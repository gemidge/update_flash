==> flow/design.v <==
module uart (
	input	wire								sys_clk,
	input	wire								sys_rst_n,
	input	wire								uart_rxd_i,
	output	wire								uart_txd_o,
	output	wire								uart_rx_valid_o,
	output	wire	[7:0]						uart_rxdata_o,
	input	wire								uart_tx_en_i,
	input	wire	[7:0]						uart_txdata_i,
	output	wire								uart_tx_busy_o
);
	parameter		CLK_FREQ					= 'd50_000_000;
	parameter		BPS							= 'd115200;
uart_rx											# (
	.CLK_FREQ									( CLK_FREQ		),
	.BPS										( BPS			)
	)											u1_uart_rx (
	.sys_clk									( sys_clk		),
	.sys_rst_n									( sys_rst_n		),
	.uart_rxd_i									( uart_rxd_i	),
	.uart_rx_valid_o							( uart_rx_valid_o	),
	.uart_rxdata_o								( uart_rxdata_o	)
);
uart_tx 										# (
	.CLK_FREQ									( CLK_FREQ		),
	.BPS										( BPS			)
	)											u2_uart_tx (
	.sys_clk									( sys_clk		),
	.sys_rst_n									( sys_rst_n		),
	.uart_tx_en_i								( uart_tx_en_i	),
	.uart_txdata_i								( uart_txdata_i	),
	.uart_tx_busy_o								( uart_tx_busy_o),
	.uart_txd_o									( uart_txd_o	)
);
endmodule
module uart_rx (
	input	wire								sys_clk,
	input	wire								sys_rst_n,
	input	wire								uart_rxd_i,				 
	output	reg									uart_rx_valid_o,
	output	reg		[7:0]						uart_rxdata_o
);
	parameter		CLK_FREQ					= 'd50_000_000;
	parameter		BPS							= 'd115200;
	localparam		COUNT						= CLK_FREQ / BPS;
	localparam		HALF_COUNT					= COUNT / 2;
	reg											uart_rxd_i_d1;
	reg											uart_rxd;
	reg											uart_rxd_d1;
	reg		[15:0]								cnt_bps;
	reg		[3:0]								cnt_data;				 
always @ ( posedge sys_clk or negedge sys_rst_n ) begin
	if ( !sys_rst_n ) begin
		uart_rxd_i_d1 <= 1'b1;
		uart_rxd <= 1'b1;
		uart_rxd_d1 <= 1'b1;
	end else begin
		uart_rxd_i_d1 <= uart_rxd_i;
		uart_rxd <= uart_rxd_i_d1;
		uart_rxd_d1 <= uart_rxd;
	end
end
always @ ( posedge sys_clk or negedge sys_rst_n ) begin
	if ( !sys_rst_n ) begin
		cnt_bps <= 16'd0;
	end else if ( !uart_rxd && uart_rxd_d1 && cnt_bps == 0 ) begin		 
		cnt_bps <= 16'd1;
	end else if ( cnt_bps >= COUNT && cnt_data < 'd9 ) begin
		cnt_bps <= 16'd1;
	end else if ( cnt_bps >= HALF_COUNT && cnt_data >= 'd9 ) begin		 
		cnt_bps <= 16'd0;
	end else if ( cnt_bps > 0 ) begin
		cnt_bps <= cnt_bps + 16'd1;
	end else begin														 
		cnt_bps <= 16'd0;
	end
end
always @ ( posedge sys_clk or negedge sys_rst_n ) begin
	if ( !sys_rst_n ) begin
		cnt_data <= 4'd0;
	end else if ( cnt_bps >= COUNT && cnt_data < 'd9 ) begin
		cnt_data <= cnt_data + 4'd1;
	end else if ( cnt_bps >= HALF_COUNT && cnt_data >= 'd9 ) begin
		cnt_data <= 4'd0;
	end else begin
		cnt_data <= cnt_data;
	end
end
always @ ( posedge sys_clk or negedge sys_rst_n ) begin
	if ( !sys_rst_n ) begin
		uart_rxdata_o <= 8'h0;
	end else if ( cnt_bps == HALF_COUNT ) begin
		case ( cnt_data )
			'd1: uart_rxdata_o <= { uart_rxdata_o[7:1], uart_rxd };
			'd2: uart_rxdata_o <= { uart_rxdata_o[7:2], uart_rxd, uart_rxdata_o[0] };
			'd3: uart_rxdata_o <= { uart_rxdata_o[7:3], uart_rxd, uart_rxdata_o[1:0] };
			'd4: uart_rxdata_o <= { uart_rxdata_o[7:4], uart_rxd, uart_rxdata_o[2:0] };
			'd5: uart_rxdata_o <= { uart_rxdata_o[7:5], uart_rxd, uart_rxdata_o[3:0] };
			'd6: uart_rxdata_o <= { uart_rxdata_o[7:6], uart_rxd, uart_rxdata_o[4:0] };
			'd7: uart_rxdata_o <= { uart_rxdata_o[7], uart_rxd, uart_rxdata_o[5:0] };
			'd8: uart_rxdata_o <= { uart_rxd, uart_rxdata_o[6:0] };
			default: uart_rxdata_o <= uart_rxdata_o;
		endcase
	end else begin
		uart_rxdata_o <= uart_rxdata_o;
	end
end
always @ ( posedge sys_clk or negedge sys_rst_n ) begin
	if ( !sys_rst_n ) begin
		uart_rx_valid_o <= 1'b0;
	end else if ( cnt_bps >= HALF_COUNT && cnt_data >= 'd9 ) begin		 
		uart_rx_valid_o <= 1'b1;
	end else begin
		uart_rx_valid_o <= 1'b0;
	end
end
endmodule
module uart_tx (
	input	wire								sys_clk,
	input	wire								sys_rst_n,
	input	wire								uart_tx_en_i,
	input	wire	[7:0]						uart_txdata_i,
	output	reg									uart_tx_busy_o,
	output	reg									uart_txd_o					 
);
	parameter		CLK_FREQ					= 'd50_000_000;
	parameter		BPS							= 'd115200;
	localparam		COUNT						= CLK_FREQ / BPS;
	reg		[7:0]								uart_txdata;
	reg		[15:0]								cnt_bps;
	reg		[3:0]								cnt_data;					 
always @ ( posedge sys_clk or negedge sys_rst_n ) begin
	if ( !sys_rst_n ) begin
		uart_txdata <= 8'h0;
	end else if ( uart_tx_en_i && !uart_tx_busy_o ) begin
		uart_txdata <= uart_txdata_i;
	end else begin
		uart_txdata <= uart_txdata;
	end
end
always @ ( posedge sys_clk or negedge sys_rst_n ) begin
	if ( !sys_rst_n ) begin
		cnt_bps <= 16'd0;
	end else if ( uart_tx_en_i && !uart_tx_busy_o ) begin
		cnt_bps <= 16'd1;
	end else if ( cnt_bps >= COUNT && cnt_data < 'd9 ) begin
		cnt_bps <= 16'd1;
	end else if ( cnt_bps >= COUNT ) begin
		cnt_bps <= 16'd0;
	end else if ( uart_tx_busy_o ) begin
		cnt_bps <= cnt_bps + 16'd1;
	end else begin
		cnt_bps <= 16'd0;
	end
end
always @ ( posedge sys_clk or negedge sys_rst_n ) begin
	if ( !sys_rst_n ) begin
		cnt_data <= 4'd0;
	end else if ( cnt_bps >= COUNT && cnt_data < 'd9 ) begin
		cnt_data <= cnt_data + 4'd1;
	end else if ( cnt_bps >= COUNT ) begin
		cnt_data <= 4'd0;
	end else begin
		cnt_data <= cnt_data;
	end
end
always @ ( posedge sys_clk or negedge sys_rst_n ) begin
	if ( !sys_rst_n ) begin
		uart_tx_busy_o <= 1'b0;
	end else if ( uart_tx_en_i && !uart_tx_busy_o ) begin				 
		uart_tx_busy_o <= 1'b1;
	end else if ( cnt_bps >= COUNT && cnt_data >= 'd9 ) begin			 
		uart_tx_busy_o <= 1'b0;
	end else begin
		uart_tx_busy_o <= uart_tx_busy_o;
	end
end
always @ ( posedge sys_clk or negedge sys_rst_n ) begin
	if ( !sys_rst_n ) begin
		uart_txd_o <= 1'b1;
	end else if ( uart_tx_busy_o ) begin
		case ( cnt_data )
			'd0: uart_txd_o <= 1'b0;
			'd1: uart_txd_o <= uart_txdata[0];
			'd2: uart_txd_o <= uart_txdata[1];
			'd3: uart_txd_o <= uart_txdata[2];
			'd4: uart_txd_o <= uart_txdata[3];
			'd5: uart_txd_o <= uart_txdata[4];
			'd6: uart_txd_o <= uart_txdata[5];
			'd7: uart_txd_o <= uart_txdata[6];
			'd8: uart_txd_o <= uart_txdata[7];
			'd9: uart_txd_o <= 1'b1;
			default: uart_txd_o <= 1'b1;
		endcase
	end else begin
		uart_txd_o <= 1'b1;
	end
end
endmodule
# Tool chain data of uart
# Tool output for the design above, in the order of the flow.
# Lines are those of the file above, counted from 1.
# Cell names lack the library's common part.
# The mark n/a stands for no value.
# setup
design,uart
clk_port,sys_clk
library,sky130hd
corner,tt_025C_1v80

# Elaborated design
# Source: Yosys, flattened and elaborated, memories not mapped. Widths are those after wreduce. Registers that Yosys merges into a memory's read port (data or address) are not register bits. Print and check cells do not count. Equal cells are merged and count once.
# word_totals
ff_bits,62
input_bits,12
# classes
equal,17
compare,8
n_mux,18
reduce_logical,22
logic,8
addsub,4
# ops
operator,n
16-bit two-way mux,8
9-bit AND reduction,8
8-bit case mux with 8-bit select,1
16-bit by 1-bit adder with 16-bit output (second input constant),2
16-bit by 9-bit >= comparator with 1-bit output (second input constant),2
4-bit by 3-bit equality test with 1-bit output (second input constant),8
16-bit by 1-bit greater-than comparator with 1-bit output (second input constant),1
16-bit by 8-bit >= comparator with 1-bit output (second input constant),1
16-bit by 8-bit equality test with 1-bit output (second input constant),1
16-bit logical NOT,1
4-bit by 2-bit equality test with 1-bit output (second input constant),4
4-bit two-way mux,4
1-bit case mux with 9-bit select,1
1-bit NOT,8
4-bit by 1-bit adder with 4-bit output (second input constant),2
4-bit by 1-bit equality test with 1-bit output (second input constant),2
4-bit >= comparator (second input constant),2
4-bit less-than comparator (second input constant),2
4-bit equality test (second input constant),2
1-bit logical AND,7
2-bit nonzero test,3
4-bit logical NOT,1
1-bit two-way mux,4
1-bit logical NOT,2

# Depth
# Longest topological path by Yosys (ltp), each cell counted once; first at word level (registers and memories cut), then after technology mapping (sequential cells cut; the memories' decode and read muxes count).
# depth
ltp_word,5
abc_area,0
depth_mapped,8
mapped_depth_nobuf,7

# Netlist
# Source: synth_stat.txt of the flow (Yosys; design flattened, memories mapped). It holds for the ABC_AREA given above (unset counts as 0); a run with the other value may have another netlist.
# by_type
cell_type,n,type_area_um2
dfrtp_1,58,1.45E+03
ha_1,15,187.68
mux2_2,15,168.912
dfstp_2,4,105.101
nor2_1,25,93.84
nand2_1,24,90.086
xnor2_1,8,70.067
xor2_1,7,61.309
inv_1,14,52.55
nand3_1,10,50.048
o21ai_0,8,40.038
nor4_1,6,37.536
or4_4,3,33.782
nand2b_1,4,25.024
a22oi_1,3,22.522
nor4_4,1,21.27
a21oi_1,4,20.019
nor3_1,4,20.019
# Other cell types: 30; their cells: 44.
# synth_totals
ff_cells,62
stdcells,257
seqArea_mm2,0.0015565
yosys_area_mm2,0.0028953
# By module: a second synthesis without flattening, with its own total; a netlist apart from the flattened one above.
# unflattened
hier_cells,266
hier_area_mm2,0.0030529
# Each row is one instance without its submodules.
# by_module
module,n_inst,area_mm2,n_cells
uart_rx,1,0.0016616,151
uart_tx,1,0.0013913,115
uart,1,0,0

# Path before layout
# Path of least setup slack by OpenSTA after synthesis, without wires, with an ideal clock, recovery checks aside; 20% of the period is set as input and as output delay. Where synthesis merged equal registers, the netlist keeps one of their names.
# synth_path
path_type,register -> register
from,reg u1_uart_rx.cnt_bps[12]
to,reg u1_uart_rx.uart_rxdata_o[4]
path_delay_ps,2252
slack_ps,878
t_arrival_ps,2124
path_buffers,0
tclk_ps,3130
required_ps,3002
stages,6
period_less_setup_slack_ps,2252
# "path_delay_ps" = arrival - input delay + setup time.
# "stages" counts driving pins, that of a launching flip-flop among them; a cell with two outputs on the path counts twice.
# "period_less_setup_slack_ps" is the clock period less the worst setup slack; recovery checks do not enter. This is arithmetic on one report: input and output delays are still those of the set period (20% each).
# Between the ends stands the longest chain of elaborated cells between them, by number of cells; it is not shown to be the way that was timed. Of several equally long chains one is given.
# Each line given opens the expression or statement behind the cell; cells for indexed reads and writes are added by Yosys, which also makes memories of some case tables.
# A register here has more assigning lines than the two given.
# synth_via
cell_sequence,dfrtp_1 > or4_4 > nand2b_4 > or4_4 > nor4_4 > mux2_1
elab_chain_len,2
cells_between,2
cone_lines,1
classes_between,eq/ne: 1; reduce/logical: 1
# synth_rtl
element,line_no,rtl
from (decl),50,reg [15:0] cnt_bps;
from (assign),65,cnt_bps <= 16'd0;
from (assign),73,cnt_bps <= cnt_bps + 16'd1;
16-bit by 8-bit equality test with 1-bit output,92,end else if ( cnt_bps == HALF_COUNT ) begin
9-bit AND reduction,n/a,
to (assign),94,"'d1: uart_rxdata_o <= { uart_rxdata_o[7:1], uart_rxd };"
to (assign),95,"'d2: uart_rxdata_o <= { uart_rxdata_o[7:2], uart_rxd, uart_rxdata_o[0] };"
to (decl),41,output reg [7:0] uart_rxdata_o

# Timing after layout
# From the final timing report of entry A: the path of least setup slack in the routed layout; clock arrival at registers is part of the times.
# The report prints the path's times to 10 ps; the period is as set.
# layout_path
path_type,register -> register
from,reg u1_uart_rx.cnt_bps[12]
to,reg u1_uart_rx.uart_rxdata_o[4]
t_arrival_ps,2540
path_buffers,0
required_ps,3010
slack_ps,470
stages,6
tclk_ps,2800
# Between the ends stands the longest chain of elaborated cells between them, by number of cells; it is not shown to be the way that was timed. Of several equally long chains one is given.
# A register here has more assigning lines than the two given.
# layout_via
cell_sequence,dfrtp_1 > or4_4 > nand2b_4 > or4_4 > nor4_4 > mux2_1
elab_chain_len,2
cells_between,2
cone_lines,1
classes_between,eq/ne: 1; reduce/logical: 1
# layout_rtl
element,line_no,rtl
from (decl),50,reg [15:0] cnt_bps;
from (assign),65,cnt_bps <= 16'd0;
from (assign),73,cnt_bps <= cnt_bps + 16'd1;
16-bit by 8-bit equality test with 1-bit output,92,end else if ( cnt_bps == HALF_COUNT ) begin
9-bit AND reduction,n/a,
to (assign),94,"'d1: uart_rxdata_o <= { uart_rxdata_o[7:1], uart_rxd };"
to (assign),95,"'d2: uart_rxdata_o <= { uart_rxdata_o[7:2], uart_rxd, uart_rxdata_o[0] };"
to (decl),41,output reg [7:0] uart_rxdata_o

Subject: flow runs of uart

Hi,

Design uart on sky130hd. What follows are 2 stored runs of the flow, each under its own settings; their order means nothing. The constraints put input and output delay at 20% of the set period each and load the outputs with 0.01 pF.
By "period_reached_ps" is meant the clock period of the run minus its worst setup slack. This is arithmetic on one report: input and output delays are still those of the set period (20% each).
"worst_path_allowed_less_slack_ps" is the time allowed to the run's worst setup path (the clock period less input and output delay, where it has them) less its slack. Clock arrival times count: a late capture clock shortens it, a late launch clock lengthens it.
"power_total_uw" rests on the timing tool's default activity at the inputs, not on a simulated workload.
"worst_path_allowed_less_slack_ps" is known to 10 ps.

Entry A, flow files:
==> flow/run.sh <==
#!/bin/bash
# the make line also repeats the synthesis and layout settings of config.mk as NAME=value (left out here)
make -C /OpenROAD-flow-scripts/flow DESIGN_CONFIG=/design/flow/config.mk WORK_HOME=/design/flow/orfs CLKGATE_MAP_FILE= finish
==> flow/config.mk <==
export PLATFORM = sky130hd
export DESIGN_NAME = uart
export DESIGN_NICKNAME = uart
export VERILOG_FILES = /design/flow/design.v
export SDC_FILE = /design/flow/constraint.sdc
export NUM_CORES = 4
export LEC_CHECK = 0
export CAP_MARGIN = 20
export CORE_MARGIN = 2
export CORE_UTILIZATION = 40
export SETUP_SLACK_MARGIN = 0.3
export SLEW_MARGIN = 20
==> flow/constraint.sdc <==
create_clock -name core_clock -period 2.8 [get_ports {sys_clk}]
set_input_delay 0.5600 -clock core_clock [delete_from_list [all_inputs] [get_ports {sys_clk}]]
set_output_delay 0.5600 -clock core_clock [all_outputs]
set_load 0.01 [all_outputs]

==> results of entry A, as CSV <==
result,value
finalUtil_pct,49.2
layout_stdcell_area_mm2,0.0035146
synth_chip_area_mm2,0.0028953
worst_path_allowed_less_slack_ps,2330
worst_path_kind,"register -> register"
worstSetupSlack_ps,473
timing.setup.tns_ps,0
power_total_uw,2792
die_area_mm2,0.0079344
period_reached_ps,2327

Entry B, flow files:
==> flow/run.sh <==
#!/bin/bash
# the make line also repeats the synthesis and layout settings of config.mk as NAME=value (left out here)
make -C /OpenROAD-flow-scripts/flow DESIGN_CONFIG=/design/flow/config.mk WORK_HOME=/design/flow/orfs CLKGATE_MAP_FILE= finish
==> flow/config.mk <==
export PLATFORM = sky130hd
export DESIGN_NAME = uart
export DESIGN_NICKNAME = uart
export VERILOG_FILES = /design/flow/design.v
export SDC_FILE = /design/flow/constraint.sdc
export NUM_CORES = 4
export LEC_CHECK = 0
export ABC_AREA = 0
export CAP_MARGIN = 20
export CORE_MARGIN = 2
export CORE_UTILIZATION = 43
export CTS_CLUSTER_DIAMETER = 333
export CTS_CLUSTER_SIZE = 52
export GPL_ROUTABILITY_DRIVEN = 1
export MIN_ROUTING_LAYER = met1
export PLACE_DENSITY_LB_ADDON = 0.18
export SLEW_MARGIN = 30
==> flow/constraint.sdc <==
create_clock -name core_clock -period 4.37 [get_ports {sys_clk}]
set_input_delay 0.8740 -clock core_clock [delete_from_list [all_inputs] [get_ports {sys_clk}]]
set_output_delay 0.8740 -clock core_clock [all_outputs]
set_load 0.01 [all_outputs]

==> results of entry B, as CSV <==
result,value
timing.setup.tns_ps,0
die_area_mm2,0.0074055
worst_path_allowed_less_slack_ps,2320
worst_path_kind,"register -> register"
synth_chip_area_mm2,0.0028953
period_reached_ps,2320
power_total_uw,1834
layout_stdcell_area_mm2,0.0034783
worstSetupSlack_ps,2050
finalUtil_pct,54.2

Regards
